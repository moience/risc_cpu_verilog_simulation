==> flow/design.v <==
module ALU_von (
    input [7:0] AC,
    input [7:0] DR,
    input [2:0] mode,
    input activate,
    output reg E,
    output reg [7:0] result
);
    reg [8:0] O;
    initial begin
        O = 0;
        E = 0;
        result = 0;
    end
    always @(*) begin
        E = O[8];
        result = O[7:0];        
    end
    always@(posedge activate)
    begin
        O <= 0;
        case (mode)
            3'b000: begin
                O <= AC + DR;
            end
            3'b001: begin
                O <= DR <<< 1;
            end
            3'b010: begin
                O <= ~(AC^ DR);
            end
            3'b011: begin
                O <= DR >> 1;
            end
            3'b100: begin
                O <= DR;
            end
            3'b110: begin
                O <= ~DR + 1;
            end
            default: begin
                O <= O;
            end
        endcase
    end
endmodule
# --- Tool chain data of ALU_von ---
# The steps from the RTL of ALU_von to its reports follow in flow order.
# Line numbers count from 1 in the design file above.
# Cell names lack the library's common part.
setup:
  design: "ALU_von"
  clock_port: "activate"
  cell_library: "sky130hd"
  lib_corner: "tt_025C_1v80"

# --- After elaboration ---
# Yosys after proc, flatten, opt, wreduce and memory -nomap, before mapping. Memory bits, and registers merged into a memory's read port (data or address), are not among the register bits. Print and check cells are not counted. Equal cells are merged and count once.
word_totals:
  regBits: 9
  input_bits: 20
  wordCells: 14
classes:
  addsub: 2
  n_eq: 5
  muxes: 1
  logic: 3
  reduce_and_logical: 2
op_table:
  columns: ["operator", "count"]
  rows:
  - ["parallel mux 9 bit (select 6 bit)", 1]
  - ["NOT 8 -> 9 bit", 2]
  - ["adder 8 x 8 -> 9 bit", 1]
  - ["adder 9 x 1 -> 9 bit with constant B", 1]
  - ["bitwise XOR 8 bit", 1]
  - ["equality test 3 x 2 -> 1 bit with constant B", 2]
  - ["equality test 3 bit with constant B", 2]
  - ["nonzero test 6 bit", 1]
  - ["equality test 3 x 1 -> 1 bit with constant B", 1]
  - ["logical NOT 3 bit", 1]

# --- Longest topological paths ---
# Depth = most cells in a row (Yosys ltp): at word level without a register or memory, in the mapped netlist without a sequential cell, where the memories' decode and read muxes count.
logic_depth:
  ltp_word: 3
  abc_area: 0
  depth_mapped: 8

# --- Mapped cells and area ---
# Yosys stat after the flow's synthesis: flattened, memories mapped to cells. It holds for the ABC_AREA given above (unset counts as 0); a run with the other value may have another netlist.
by_type:
  columns: ["type", "count"]
  rows:
  - ["edfxtp_1", 9]
  - ["ha_1", 9]
  - ["xor2_1", 7]
  - ["a21oi_1", 9]
  - ["a221o_1", 4]
  - ["mux2i_1", 4]
  - ["nand2_1", 9]
  - ["a221oi_2", 2]
  - ["inv_1", 8]
  - ["nor2_1", 8]
  - ["xnor2_1", 3]
  - ["o21ai_0", 5]
  - ["nor4_4", 1]
  - ["fa_1", 1]
  - ["and2_1", 3]
  - ["nand2b_1", 3]
  - ["nor2b_1", 3]
  - ["or3_1", 3]
# Other cell types: 24; their cells: 35.
mapped:
  mapped_cells: 126
  synth_area_um2: 1108.6
  ffs: 9

# --- Worst setup path after synthesis ---
# Path of least setup slack by OpenSTA after synthesis, without wires, with an ideal clock, recovery checks aside; 20% of the period is set as input and as output delay. Where synthesis merged equal registers, the netlist keeps one of their names.
synth_path:
  path_type: "input to register"
  startpoint: "input port AC[0]"
  endpoint: "register O[6]"
  tclk_ns: 1.77
  in_delay_ns: 0.354
  setup_time_ns: 0.273
  launch_ns: 0.354
  t_arrival_ns: 1.604
  path_slack_ns: -0.107
  delay_ns: 1.523
  path_stages: 8
  path_buffers: 0
  period_less_setup_slack_ns: 1.877
# "delay_ns" = arrival - input delay + setup time.
# "path_stages" counts driving pins, that of a launching flip-flop among them; a cell with two outputs on the path counts twice.
# "period_less_setup_slack_ns" = period - worst setup slack (recovery checks aside). The figure is calculated, with input and output delays left at 20% of the set period.
# The rows between start and end are the longest chain of elaborated cells between them; the timing report does not say that the signal goes this way. Where chains are equally long, one stands for them.
# Each line given opens the expression or statement behind the cell; cells for indexed reads and writes are added by Yosys, which also makes memories of some case tables.
# At most two assigning lines are given for a register; there are more.
synth_via:
  path_cell_list: "ha_1 > inv_1 > fa_1 > inv_1 > a21o_1 > a221oi_1 > xor2_1 > a221oi_2"
  elab_chain_cells: 2
  cone_cells: 2
  lines_between: 2
  cone_classes: "add/sub: 1; mux: 1"
synth_rtl:
  columns: ["element", "line", "rtl"]
  rows:
  - ["start, declared", 2, "input [7:0] AC,"]
  - ["adder 8 x 8 -> 9 bit", 24, "O <= AC + DR;"]
  - ["parallel mux 9 bit (select 6 bit)", 22, "case (mode)"]
  - ["end, assigned", 24, null]
  - ["end, assigned", 27, "O <= DR <<< 1;"]
  - ["end, declared", 9, "reg [8:0] O;"]

# Stored flow runs of ALU_von (2 of them; Yosys, OpenROAD, sky130hd). They differ in their settings and are not a sequence. Constraints: input delay and output delay 20% of the set period each, output load 0.01 pF.
runs:
  - name: "run 1"
    settings:
      period_ns: 1.24
      CORE_UTILIZATION: 55
      SETUP_SLACK_MARGIN: 0.18
      PLACE_DENSITY_LB_ADDON: 0.28
      CORE_ASPECT_RATIO: 1.49
      ABC_AREA: 0
      GPL_ROUTABILITY_DRIVEN: 0
      CAP_MARGIN: 40
      MAX_ROUTING_LAYER: "met4"
      CORE_MARGIN: 2
      SLEW_MARGIN: 20
    outcome: "no results, clock tree synthesis failed with DPL-0038"
  - name: "run 2"
    settings:
      period_ns: 3.66
      CORE_UTILIZATION: 65
      PLACE_DENSITY: 0.62
      HOLD_SLACK_MARGIN: 0.08
      CELL_PAD_IN_SITES_DETAIL_PLACEMENT: 2
      TNS_END_PERCENT: 55
      GPL_ROUTABILITY_DRIVEN: 0
      CTS_CLUSTER_SIZE: 91
      CTS_CLUSTER_DIAMETER: 95
      CAP_MARGIN: 15
      MIN_ROUTING_LAYER: "met2"
      MAX_ROUTING_LAYER: "met5"
      CORE_MARGIN: 2
      SLEW_MARGIN: 20
    outcome: "no results, placement failed with a tool error"
